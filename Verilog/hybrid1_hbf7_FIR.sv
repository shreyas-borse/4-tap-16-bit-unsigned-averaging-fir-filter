==> flow/design.v <==
module FIRH(
  input signed[7:0] xIn,
  input clk,
  output logic signed[15:0] yOutH);
logic signed[ 7:0] h  [7];   
initial begin                  
  h[0] = -2;                   
  h[1] = 0;
  h[2] = 34;
  h[3] = 64;                   
  h[4] = 34;
  h[5] = 0;                    
  h[6] = -2;                   
end                            
logic signed[ 7:0] dinQ[5];
logic signed[15:0] soutQ[5];
always @(posedge clk) begin
  dinQ[0] <= xIn;
  yOutH   <= soutQ[1];
end
stage #(.h0(-2), .h1(0)) s1(.din(dinQ[0]), .sin(soutQ[2]), .clk, .dout(dinQ[1]), .sout(soutQ[1]));
stage #(.h0(34), .h1(64)) s2(.din(dinQ[1]), .sin(soutQ[3]), .clk, .dout(dinQ[2]), .sout(soutQ[2]));
stage #(.h0(34), .h1(0)) s3(.din(dinQ[2]), .sin(soutQ[4]), .clk, .dout(dinQ[3]), .sout(soutQ[3]));
stage #(.h0(-2), .h1(0)) s4(.din(dinQ[3]), .sin(16'b0), .clk, .dout(), .sout(soutQ[4]));
endmodule
module stage #(parameter h0=0, h1=0) (
  input signed[ 7:0] din,
  input signed[15:0] sin,
  input             clk,
  output logic signed[ 7:0] dout,
  output logic signed[15:0] sout);
  always @(posedge clk)	begin
    dout <= din;
	sout <= din*h0 + dout*h1 + sin;
  end
endmodule
Tool chain data of FIRH
Tool output for the design above, in the order of the flow.
Line numbers count from 1 in the design file above.
Operators carry their Yosys type and port widths (W data, S select, Z words).
Library cell names are shortened.
The mark n/a stands for no value.

design
  top module = FIRH
  clock = clk
  cell library = sky130hd
  library corner = tt_025C_1v80

Word level
Counts by Yosys on the flattened word-level netlist (proc, flatten, opt, wreduce). Print and check cells are left out. Cells with the same type and inputs are merged into one.

storage and ports
  bits in writable memories = 0
  cells after elaboration = 17
  clocked read ports x word width = 0
  bits in latches = 0
  memories kept = 0
  bits in registers = 111
  output and inout port bits = 16
  input port bits = 9
  ROM bits = 0

operators by class
  multipliers = 2
  eq/ne operators = 0
  add/subtract/negate cells = 6
  bitwise gates (word level) = 0
  shift operators = 0
  $lt $le $gt $ge = 0
  mux-type cells = 0
  divide/modulo/power cells = 0
  reductions and logical operators = 0

operator list
  kind                    number
  $mul A8 B6 Y14 const B  2
  $add A16 B16 Y16        3
  $neg A8 Y15             2
  $add A15 B14 Y16        1

Longest topological paths
Longest topological path by Yosys (ltp), each cell counted once; first at word level (registers and memories cut), then after technology mapping (sequential cells cut; the memories' decode and read muxes count).

logic depth
  word-level depth = 3
  ABC_AREA = 0
  gate-level depth with buffers = 19

Netlist
Source: synth_stat.txt of the flow (Yosys; design flattened, memories mapped). It holds for the ABC_AREA given above (unset counts as 0); a run with the other value may have another netlist.
The area totals of this step are shown rounded.

mapped netlist
  area of sequential cells = 2,142 µm²
  mapped area = 5,592 µm²
  standard cells after synthesis = 557
  mapped flip-flops = 107
  buffer cells = 5

cells by type
  type      number  area in all (µm²)
  dfxtp_1   107     2.14E+03
  ha_1      87      1.09E+03
  xnor2_1   42      367.853
  fa_1      16      320.307
  inv_1     66      247.738
  a21oi_1   45      225.216
  xor2_1    16      140.134
  nor2_1    33      123.869
  o21a_1    13      97.594
  nor2b_1   14      87.584
  o21ai_0   15      75.072
  nand2_1   19      71.318
  a21o_1    9       67.565
  nor3_1    9       45.043
  o21bai_1  6       45.043
  and4_1    4       35.034
  a31oi_1   4       25.024
  and3_1    4       25.024

Other cell types: 30; their cells: 48.
The figures by module come from a second, unflattened synthesis with its own total; it is not the netlist above.

unflattened totals
  cells (unflattened synthesis) = 642
  area total of the unflattened synthesis = 6,593 µm²

Each row is one instance without its submodules.

by module
  module  area (µm²)  sequential area (µm²)  cells  times used
  stage   1,351       480.5                  137    2
  stage   1,834       480.5                  181    1
  stage   1,572       480.5                  162    1
  FIRH    484.2       480.5                  25     1

Path before layout
Path of least setup slack by OpenSTA after synthesis, without wires, with an ideal clock, recovery checks aside; 20% of the period is set as input and as output delay. Where synthesis merged equal registers, the netlist keeps one of their names.

timing after synthesis
  path kind = reg2reg
  start point = register s1.dout[7]
  end point = register s2.sout[15]
  required time = 5.049 ns
  delay of the path = 3.613 ns
  stages = 18
  setup slack = 1.557 ns
  launch time at the first pin = 0.000 ns
  buffers on the path = 0
  period = 5.17 ns
  arrival = 3.492 ns
  setup time = 0.121 ns
  synthesis period reached = 3.613 ns

"delay of the path" is the arrival time less input delay plus setup time.
"stages": output pins that drive a net of the path, with the launching flip-flop's if there is one; two outputs of one cell count as two.
"synthesis period reached" is the clock period less the worst setup slack; recovery checks do not enter. This is arithmetic on one report: input and output delays are still those of the set period (20% each).
The rows between start and end are the longest chain of elaborated cells between them; the timing report does not say that the signal goes this way. Where chains are equally long, one stands for them.
A line is the first line of the expression or statement that the cell stems from. Yosys adds cells for indexed reads and writes and turns some case tables into memories.

between the ends, after synthesis
  cells stage by stage = dfxtp_1 ha_1 ha_1 ha_1 a21o_1 a21oi_1 o21bai_1 a21oi_1 xnor2_1 fa_1 inv_1 ha_1 a21o_1 a21oi_1 nand2_1 o21ai_0 a31oi_1 xnor2_1
  length of the longest elaborated chain = 3
  elaborated cells between the ends (all ways) = 3
  RTL lines with such cells = 1

ends and longest elaborated chain, after synthesis
  item              line  text
  from (decl)       30    output logic signed[ 7:0] dout,
  from (assign)     33    dout <= din;
  $mul A8 B6 Y14    34    sout <= din*h0 + dout*h1 + sin;
  $add A15 B14 Y16  34
  $add A16 B16 Y16  34
  to (assign)       34
  to (decl)         31    output logic signed[15:0] sout);

Timing after layout
Path of least setup slack in the final report of run A (OpenROAD, finished layout, wires in). Where an end is a register, its clock arrival counts in the times.

timing after layout
  path kind = reg2reg
  start point = register s1.dout[7]
  end point = register s2.sout[12]
  buffers on the path = 1
  launch time at the first pin = 0.35 ns
  arrival = 3.76 ns
  setup time = 0.07 ns
  period = 4.43 ns
  stages = 15
  setup slack = 0.94 ns
  required time = 4.70 ns

The rows between start and end are the longest chain of elaborated cells between them; the timing report does not say that the signal goes this way. Where chains are equally long, one stands for them.

between the ends, after layout
  cells stage by stage = dfxtp_4 ha_4 ha_4 inv_1 fa_2 buf_4 xor2_1 fa_1 inv_2 ha_4 o21a_1 or2_2 a31o_2 a21oi_2 xnor2_1
  length of the longest elaborated chain = 3
  elaborated cells between the ends (all ways) = 3
  RTL lines with such cells = 1

ends and longest elaborated chain, after layout
  item              line  text
  from (decl)       30    output logic signed[ 7:0] dout,
  from (assign)     33    dout <= din;
  $mul A8 B6 Y14    34    sout <= din*h0 + dout*h1 + sin;
  $add A15 B14 Y16  34
  $add A16 B16 Y16  34
  to (assign)       34
  to (decl)         31    output logic signed[15:0] sout);

## Implementation results

Stored flow runs of FIRH (2 of them; Yosys, OpenROAD, sky130hd). They differ in their settings and are not a sequence. Constraints: input delay and output delay 20% of the set period each, output load 0.01 pF.
"clock period reached" means the clock period less the worst setup slack. The figure is calculated, with input and output delays left at 20% of the set period.
"time used up by the worst setup path" means the part of the period allowed to the worst setup path (the constraints hold back 20% at inputs and 20% at outputs) less its slack; where the path has registers, the arrival times of their clocks count too.
"total power after layout": no workload was simulated; the value follows from the tool's default switching activity.
Values from the reports are rounded here.
A setting shown as n/a is not set for that run.
Results: n/a = not shown.

name                                       run A    run B
period_ns                                  4.43     6.74
CORE_UTILIZATION                           28       62
SETUP_SLACK_MARGIN                         0.98     -0.49
PLACE_DENSITY_LB_ADDON                     0.3      n/a
GPL_TIMING_DRIVEN                          1        n/a
CTS_CLUSTER_SIZE                           58       n/a
CAP_MARGIN                                 15       20
CORE_MARGIN                                2        2
SLEW_MARGIN                                20       40
PLACE_DENSITY                              n/a      0.92
CORE_ASPECT_RATIO                          n/a      0.93
CELL_PAD_IN_SITES_DETAIL_PLACEMENT         n/a      2
GPL_ROUTABILITY_DRIVEN                     n/a      1
total negative slack on setup checks (ns)  0.000    n/a
synthesized cell area (µm²)                5,592    n/a
time used up by the worst setup path (ns)  3.49     n/a
critical path kind                         reg2reg  n/a
worst hold slack after layout (ns)         0.326    n/a
utilization in the final report (%)        35.4     n/a
clock period reached (ns)                  3.487    n/a
standard-cell area after layout (µm²)      6,920    n/a
total die area (µm²)                       21,120   n/a
total power after layout (mW)              4.487    n/a
lowest setup slack (ns)                    0.943    n/a

Run B: did not finish, placement stopped with DPL-0033
