==> flow/design.v <==
module FIRT(
  input signed[7:0] xIn,
  input clk,
  output logic signed[15:0] yOutT);
logic signed[ 7:0] xQ;       
logic signed[15:0] ad [7];   
logic signed[15:0] p0;       
logic signed[15:0] p  [7];   
logic signed[15:0] pQ [7];   
logic signed[ 7:0] h  [7];   
initial begin                  
  h[0] = -2;                   
  h[1] = 0;
  h[2] = 34;
  h[3] = 64;                   
  h[4] = 34;
  h[5] = 0;                    
  h[6] = -2;                   
end                            
always @(posedge clk) 
  xQ <= xIn;				   
always_comb
  p0 = xQ * h[0];
always_comb
  for(int j=1; j<7; j++)
    p[j] = xQ * h[j] + pQ[j-1];
always @(posedge clk)  begin
  pQ[0] <= p0; 
  for(int k=1; k<7; k++) 
    pQ[k] <= p[k];
end
assign yOutT = pQ[6];
endmodule
[Reports on FIRT]
The steps from the RTL of FIRT to its reports follow in flow order.
Lines are those of the file above, counted from 1.
Library cell names are shortened.
Not given: -
Design
  design top: FIRT
  clock port: clk
  standard-cell library: sky130hd
  corner: tt_025C_1v80

[Word-level counts]
Counts by Yosys on the flattened word-level netlist (proc, flatten, opt, wreduce). Print and check cells are left out. Cells with the same type and inputs are merged into one.
Memory sizes are those after Yosys's memory passes, which may raise the word count (mostly to a power of two), join words into wider ones and drop unused or constant bits.
Bit counts
  register bits: 120
  bits in read-only memories: 56
  memory cells: 1
  input port bits: 9
Memory list
  h: words 8, width 7, RTL line 10  | logic signed[ 7:0] h  [7];
Operators by class
  $add $sub $neg: 6
  multipliers: 7
Operator list (number)
  multiplier 8 x 8 -> 16 bit: 7
  adder 16 bit: 6

[Logic depth]
Yosys ltp: most cells in a row. Word level: on the elaborated netlist, between registers, memories and ports. Mapped: between sequential cells and ports; inverters and the memories' decode and read muxes count.
Logic depth
  depth after elaboration: 2
  ABC_AREA: 0
  gate-level depth with buffers: 17

[Synthesis result]
Source: synth_stat.txt of the flow (Yosys; design flattened, memories mapped). It holds for the ABC_AREA given above (unset counts as 0); a run with the other value may have another netlist.
Totals and module areas in this step are rounded.
Cell types (number)
  ha_1: 203
  dfxtp_1: 113
  fa_1: 84
  inv_1: 205
  xnor2_1: 56
  a21oi_1: 30
  xor2_1: 15
  nor2_1: 26
  o21ai_0: 15
  a21o_1: 8
  o21bai_1: 8
  o21a_1: 6
  nand2_1: 10
  o41ai_1: 4
  a2111oi_4: 1
  a2111oi_0: 3
  a211o_1: 3
  nand2b_1: 4
Other cell types: 21; their cells: 31.
Mapped netlist
  mapped cells: 825
  cell area after synthesis: 8768 µm²
  area of sequential cells: 2262 µm²
  mapped flip-flops: 113

[Path before layout]
Path of least setup slack by OpenSTA after synthesis, without wires, with an ideal clock, recovery checks aside; 20% of the period is set as input and as output delay. Where synthesis merged equal registers, the netlist keeps one of their names.
Timing post-synthesis
  kind: flip-flop to flip-flop
  from: register xQ[7]
  to: register pQ[6][14]
  period: 6.22 ns
  setup time: 0.072 ns
  launch time at the first pin: 0.000 ns
  arrival: 5.333 ns
  data required time: 6.148 ns
  slack: 0.815 ns
  path delay: 5.405 ns
  stages on the path: 15
  buffers on the path: 1
  period reached after synthesis: 5.405 ns
"path delay" is the arrival time less input delay plus setup time.
"stages on the path": output pins that drive a net of the path, with the launching flip-flop's if there is one; two outputs of one cell count as two.
"period reached after synthesis" is the clock period less the worst setup slack; recovery checks do not enter. This is arithmetic on one report: input and output delays are still those of the set period (20% each).
Between the ends stands the longest chain of elaborated cells between them, by number of cells; it is not shown to be the way that was timed. Of several equally long chains one is given.
A line is the first line of the expression or statement that the cell stems from. Yosys adds cells for indexed reads and writes and turns some case tables into memories.
Between the ends, post-synthesis
  cell sequence: dfxtp_1 buf_2 inv_1 fa_1 fa_1 inv_1 fa_1 fa_1 ha_1 ha_1 o21a_1 a2111oi_0 o21bai_1 a21oi_1 xnor2_1
  cells in the longest elaborated chain: 2
Ends and longest elaborated chain, post-synthesis
  start, declared: RTL line 5  | logic signed[ 7:0] xQ;
  start, assigned: RTL line 21  | xQ <= xIn;
  multiplier 8 x 8 -> 16 bit: RTL line 26  | p[j] = xQ * h[j] + pQ[j-1];
  adder 16 bit: RTL line 26
  end, assigned: RTL line 30  | pQ[k] <= p[k];
  end, declared: RTL line 9  | logic signed[15:0] pQ [7];

[Path in the finished layout]
Path of least setup slack in the final report of flow run A (OpenROAD, finished layout, wires in). Where an end is a register, its clock arrival counts in the times.
Timing after layout
  kind: flip-flop to flip-flop
  from: register xQ[5]
  to: register pQ[0][13]
  period: 4.85 ns
  setup time: 0.12 ns
  launch time at the first pin: 0.42 ns
  arrival: 4.67 ns
  data required time: 5.15 ns
  slack: 0.48 ns
  stages on the path: 17
  buffers on the path: 4
Between the ends stands the longest chain of elaborated cells between them, by number of cells; it is not shown to be the way that was timed. Of several equally long chains one is given.
Between the ends, after layout
  cell sequence: dfxtp_4 clkinvlp_4 fa_2 fa_1 buf_6 fa_1 fa_1 inv_2 ha_4 o21a_1 o211ai_1 buf_4 buf_4 buf_4 o21ai_1 a211oi_1 nor3_1
  cells in the longest elaborated chain: 1
Ends and longest elaborated chain, after layout
  start, declared: RTL line 5  | logic signed[ 7:0] xQ;
  start, assigned: RTL line 21  | xQ <= xIn;
  multiplier 8 x 8 -> 16 bit: RTL line 23  | p0 = xQ * h[0];
  end, assigned: RTL line 28  | pQ[0] <= p0;
  end, declared: RTL line 9  | logic signed[15:0] pQ [7];

Lab notebook: FIRT

Module FIRT, platform sky130hd: 2 stored runs of the flow (Yosys, OpenROAD) with differing settings, in no particular order. Input and output delays are each 20% of the period that was set; the output load is 0.01 pF.
"achieved clock period" means the clock period less the worst setup slack. The figure is calculated, with input and output delays left at 20% of the set period.
"time on the worst setup path" is the time allowed to the run's worst setup path (the clock period less input and output delay, where it has them) less its slack. Clock arrival times count: a late capture clock shortens it, a late launch clock lengthens it.
The results are shown rounded.

==> flow run A: settings <==
{ "period_ns": 4.85, "CORE_UTILIZATION": 66, "SETUP_SLACK_MARGIN": 0.81, "CELL_PAD_IN_SITES_DETAIL_PLACEMENT": 0, "GPL_TIMING_DRIVEN": 0, "CAP_MARGIN": 20, "CORE_MARGIN": 2, "SLEW_MARGIN": 20 }
==> flow run A: results <==
setup TNS: 0.000 ns
post-layout utilization: 0.825
total die area: 14,220 µm²
time on the worst setup path: 4.37 ns
type of the worst setup path: flip-flop to flip-flop
std-cell area (final layout): 10,790 µm²
mapped cell area after synthesis: 8,768 µm²
achieved clock period: 4.368 ns
setup slack of the worst path: 0.482 ns
final worst hold slack: 0.320 ns

==> flow run B: settings <==
{ "period_ns": 7.49, "CORE_UTILIZATION": 44, "SETUP_SLACK_MARGIN": 1.43, "PLACE_DENSITY_LB_ADDON": 0.02, "GPL_TIMING_DRIVEN": 1, "CTS_CLUSTER_SIZE": 67, "CTS_CLUSTER_DIAMETER": 337, "CAP_MARGIN": 20, "CORE_MARGIN": 2, "SLEW_MARGIN": 20 }
==> flow run B: results <==
setup TNS: 0.000 ns
post-layout utilization: 0.507
total die area: 21,070 µm²
time on the worst setup path: 5.28 ns
type of the worst setup path: flip-flop to flip-flop
std-cell area (final layout): 9,893 µm²
mapped cell area after synthesis: 8,768 µm²
achieved clock period: 5.282 ns
setup slack of the worst path: 2.208 ns
final worst hold slack: 0.321 ns
